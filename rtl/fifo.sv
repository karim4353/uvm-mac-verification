==> flow/design.v <==
module fifo #(
    parameter WIDTH = 8,
    parameter DEPTH = 16
)(
    input logic clk,
    input logic rst_n,
    input logic wr_en,
    input logic [WIDTH-1:0] wr_data,
    input logic rd_en,
    output logic [WIDTH-1:0] rd_data,
    output logic full,
    output logic empty,
    output logic [$clog2(DEPTH):0] used
);
    logic [WIDTH-1:0] mem [0:DEPTH-1];
    integer wptr, rptr;
    integer count;
    always_ff @(posedge clk or negedge rst_n) begin
        if (!rst_n) begin
            wptr <= 0; rptr <= 0; count <= 0;
        end else begin
            if (wr_en && !full) begin
                mem[wptr] <= wr_data;
                wptr <= (wptr + 1) % DEPTH;
                count <= count + 1;
            end
            if (rd_en && !empty) begin
                rd_data <= mem[rptr];
                rptr <= (rptr + 1) % DEPTH;
                count <= count - 1;
            end
        end
    end
    assign full = (count == DEPTH);
    assign empty = (count == 0);
    assign used = count;
endmodule
==> Step by step through the tools: fifo <==
The steps from the RTL of fifo to its reports follow in flow order.
Line numbers count from 1 in the design file above.
Operators: Yosys type, input widths -> output width; for muxes data width and select width s.
Cell names lack the library's common part.
{ "design": {"top_module": "fifo", "clk_port": "clk", "lib": "sky130hd", "lib_corner": "tt_025C_1v80"} }

==> Word level <==
Counts by Yosys on the flattened word-level netlist (proc, flatten, opt, wreduce). Print and check cells are left out. Cells with the same type and inputs are merged into one.
{ "classes": {"eq_ne": 31, "n_mux": 3, "reduce_logical": 27, "n_logic": 2, "addsub": 4} }
{ "ops": {"columns": ["op", "count"], "rows": [
  ["$pmux 8 s16", 1],
  ["$eq 4x4->1 const B", 16],
  ["$mux 32", 2],
  ["$reduce_and 3->1", 16],
  ["$add 32x2->32 const B", 1],
  ["$sub 32x2->32 const B", 1],
  ["$eq 32x6->1 const B", 1],
  ["$logic_not 32->1", 1],
  ["$eq 4x3->1 const B", 8],
  ["$eq 4x2->1 const B", 4],
  ["$add 5x2->6 const B", 2],
  ["$eq 4x1->1 const B", 2],
  ["$logic_not 4->1", 2],
  ["$reduce_or 4->1", 2],
  ["$and 1x1->1", 2],
  ["$logic_and 1x1->1", 2],
  ["$logic_not 1->1", 2],
  ["$reduce_and 2->1", 1],
  ["$reduce_bool 2->1", 1]
]} }
{ "word_totals": {"output_inout_bits": 15, "register_bits": 178, "in_bits": 12, "wordCells": 87} }

==> Longest topological paths <==
Yosys ltp: most cells in a row. Word level: on the elaborated netlist, between registers, memories and ports. Mapped: between sequential cells and ports; inverters and the memories' decode and read muxes count.
{ "depth": {"ltp_word": 5, "abc_area": 0, "ltp_mapped": 15, "ltp_nobuf": 13} }

==> After synthesis <==
Source: synth_stat.txt of the flow (Yosys; design flattened, memories mapped). It holds for the ABC_AREA given above (unset counts as 0); a run with the other value may have another netlist.
{ "synth_totals": {"ff_cells": 176, "cell_count": 710, "sequential_area_mm2": 0.0050849, "yosys_area_mm2": 0.0085419} }
{ "types": {"columns": ["cell", "count"], "rows": [
  ["edfxtp_1", 136],
  ["dfrtp_1", 40],
  ["ha_1", 38],
  ["nand2_1", 70],
  ["o21ai_0", 52],
  ["a21oi_1", 47],
  ["xnor2_1", 18],
  ["nor2_1", 37],
  ["a222oi_1", 13],
  ["clkbuf_1", 32],
  ["xor2_1", 13],
  ["and2_1", 18],
  ["a22oi_1", 13],
  ["nand3_1", 16],
  ["a21o_1", 10],
  ["a31oi_1", 11],
  ["mux2_2", 6],
  ["nor2b_1", 10]
]} }
Not listed: further types 45, cells in them 130.

==> Timing after synthesis <==
OpenSTA on the mapped netlist: ideal clock, no wires. The path of least setup slack (recovery checks aside). Input and output delay are each 20% of the period. Register names are those of the netlist, which keeps one name where synthesis merged equal registers.
{ "synth_path": {"path_type": "input-to-reg", "startpoint": "in rd_en", "endpoint": "reg count[26]", "in_delay_ns": 0.916, "arrival_time_ns": 4.183, "path_slack_ns": 0.266, "tclk_ns": 4.58, "setup_time_ns": 0.131, "delay_ns": 3.398, "stages": 11, "period_less_setup_slack_ns": 4.314} }
"delay_ns" is the arrival time less input delay plus setup time.
"stages": output pins that drive a net of the path, with the launching flip-flop's if there is one; two outputs of one cell count as two.
"period_less_setup_slack_ns" = period - worst setup slack (recovery checks aside). The figure is calculated, with input and output delays left at 20% of the set period.
Between the ends stands the longest chain of elaborated cells between them, by number of cells; it is not shown to be the way that was timed. Of several equally long chains one is given.
Each line given opens the expression or statement behind the cell; cells for indexed reads and writes are added by Yosys, which also makes memories of some case tables.
A register here has more assigning lines than the two given.
{ "synth_between": {"cell_sequence": "nor2b_1 clkbuf_1 ha_1 a2111oi_0 o21ai_1 a21oi_1 o32a_2 a2bb2oi_2 o21ai_0 and4_1 or3_1", "elab_chain_len": 2} }
{ "synth_lines": {"columns": ["item", "line_no", "text"], "rows": [
  ["start: declaration", 9, "input logic rd_en,"],
  ["$logic_and 1x1->1", 27, "if (rd_en && !empty) begin"],
  ["$mux 32", 27, null],
  ["end: assignment", 25, "count <= count + 1;"],
  ["end: assignment", 30, "count <= count - 1;"],
  ["end: declaration", 17, "integer count;"]
]} }

==> Timing after layout <==
From the final timing report of run 1: the path of least setup slack in the routed layout; clock arrival at registers is part of the times.
{ "layout_path": {"path_type": "input-to-reg", "startpoint": "in rd_en", "endpoint": "reg count[29]", "stages": 12, "path_slack_ns": 2.56, "setup_time_ns": 0.09, "arrival_time_ns": 4.97, "in_delay_ns": 1.44, "tclk_ns": 7.19} }
Between the ends stands the longest chain of elaborated cells between them, by number of cells; it is not shown to be the way that was timed. Of several equally long chains one is given.
A register here has more assigning lines than the two given.
{ "layout_between": {"cell_sequence": "clkdlybuf4s50_1 nor2b_4 buf_4 ha_1 a21oi_1 o21ai_0 nand2b_1 a31oi_1 a311oi_1 nor2_1 o311a_1 o31ai_1", "elab_chain_len": 2} }
{ "layout_lines": {"columns": ["item", "line_no", "text"], "rows": [
  ["start: declaration", 9, "input logic rd_en,"],
  ["$logic_and 1x1->1", 27, "if (rd_en && !empty) begin"],
  ["$mux 32", 27, null],
  ["end: assignment", 25, "count <= count + 1;"],
  ["end: assignment", 30, "count <= count - 1;"],
  ["end: declaration", 17, "integer count;"]
]} }

Ticket comment

Flow measurements of fifo on sky130hd: 2 stored runs with different settings, listed in no order. Input and output delays are each 20% of the period that was set; the output load is 0.01 pF.
"achieved_period_ns": clock period set for the run, less the worst setup slack. It is reckoned from that one timing run; input and output delays stay at 20% of the period that was set.
"worst_path_ns" means the part of the period allowed to the worst setup path (the constraints hold back 20% at inputs and 20% at outputs) less its slack; where the path has registers, the arrival times of their clocks count too.
By "power.total_w" is meant OpenSTA's value without simulated activity: inputs other than the clock are taken to toggle once in ten clock periods, and the tool carries that through the logic.
[
  {
    "run": "run 1",
    "settings": { "period_ns": 7.19, "CORE_UTILIZATION": 29, "PLACE_DENSITY": 0.57, "HOLD_SLACK_MARGIN": -0.09, "CELL_PAD_IN_SITES_GLOBAL_PLACEMENT": 1, "ABC_AREA": 0, "GPL_TIMING_DRIVEN": 1, "SLEW_MARGIN": 10, "CAP_MARGIN": 20, "CORE_MARGIN": 2 },
    "results": { "worst_path_ns": 3.20, "path_kind": "input-to-reg", "yosys.chip_area_mm2": 0.0085419, "power.total_w": 0.004117, "cell_area_final_mm2": 0.0098157, "worstSetupSlack_ns": 2.557, "achieved_period_ns": 4.633, "fin_util_pct": 34.0, "setup_tns_ns": 0.000, "final_die_area_mm2": 0.0308441 }
  },
  {
    "run": "run 2",
    "settings": { "period_ns": 5.29, "CORE_UTILIZATION": 60, "PLACE_DENSITY_LB_ADDON": 0.15, "TNS_END_PERCENT": 5, "GPL_TIMING_DRIVEN": 1, "MAX_ROUTING_LAYER": "met5", "CAP_MARGIN": 20, "CORE_MARGIN": 2, "SLEW_MARGIN": 20 },
    "results": { "final_die_area_mm2": 0.0152066, "worstSetupSlack_ns": 0.878, "worst_path_ns": 4.41, "path_kind": "reg-to-reg", "cell_area_final_mm2": 0.0094916, "achieved_period_ns": 4.412, "setup_tns_ns": 0.000, "yosys.chip_area_mm2": 0.0085419, "power.total_w": 0.00548, "fin_util_pct": 68.4 }
  }
]
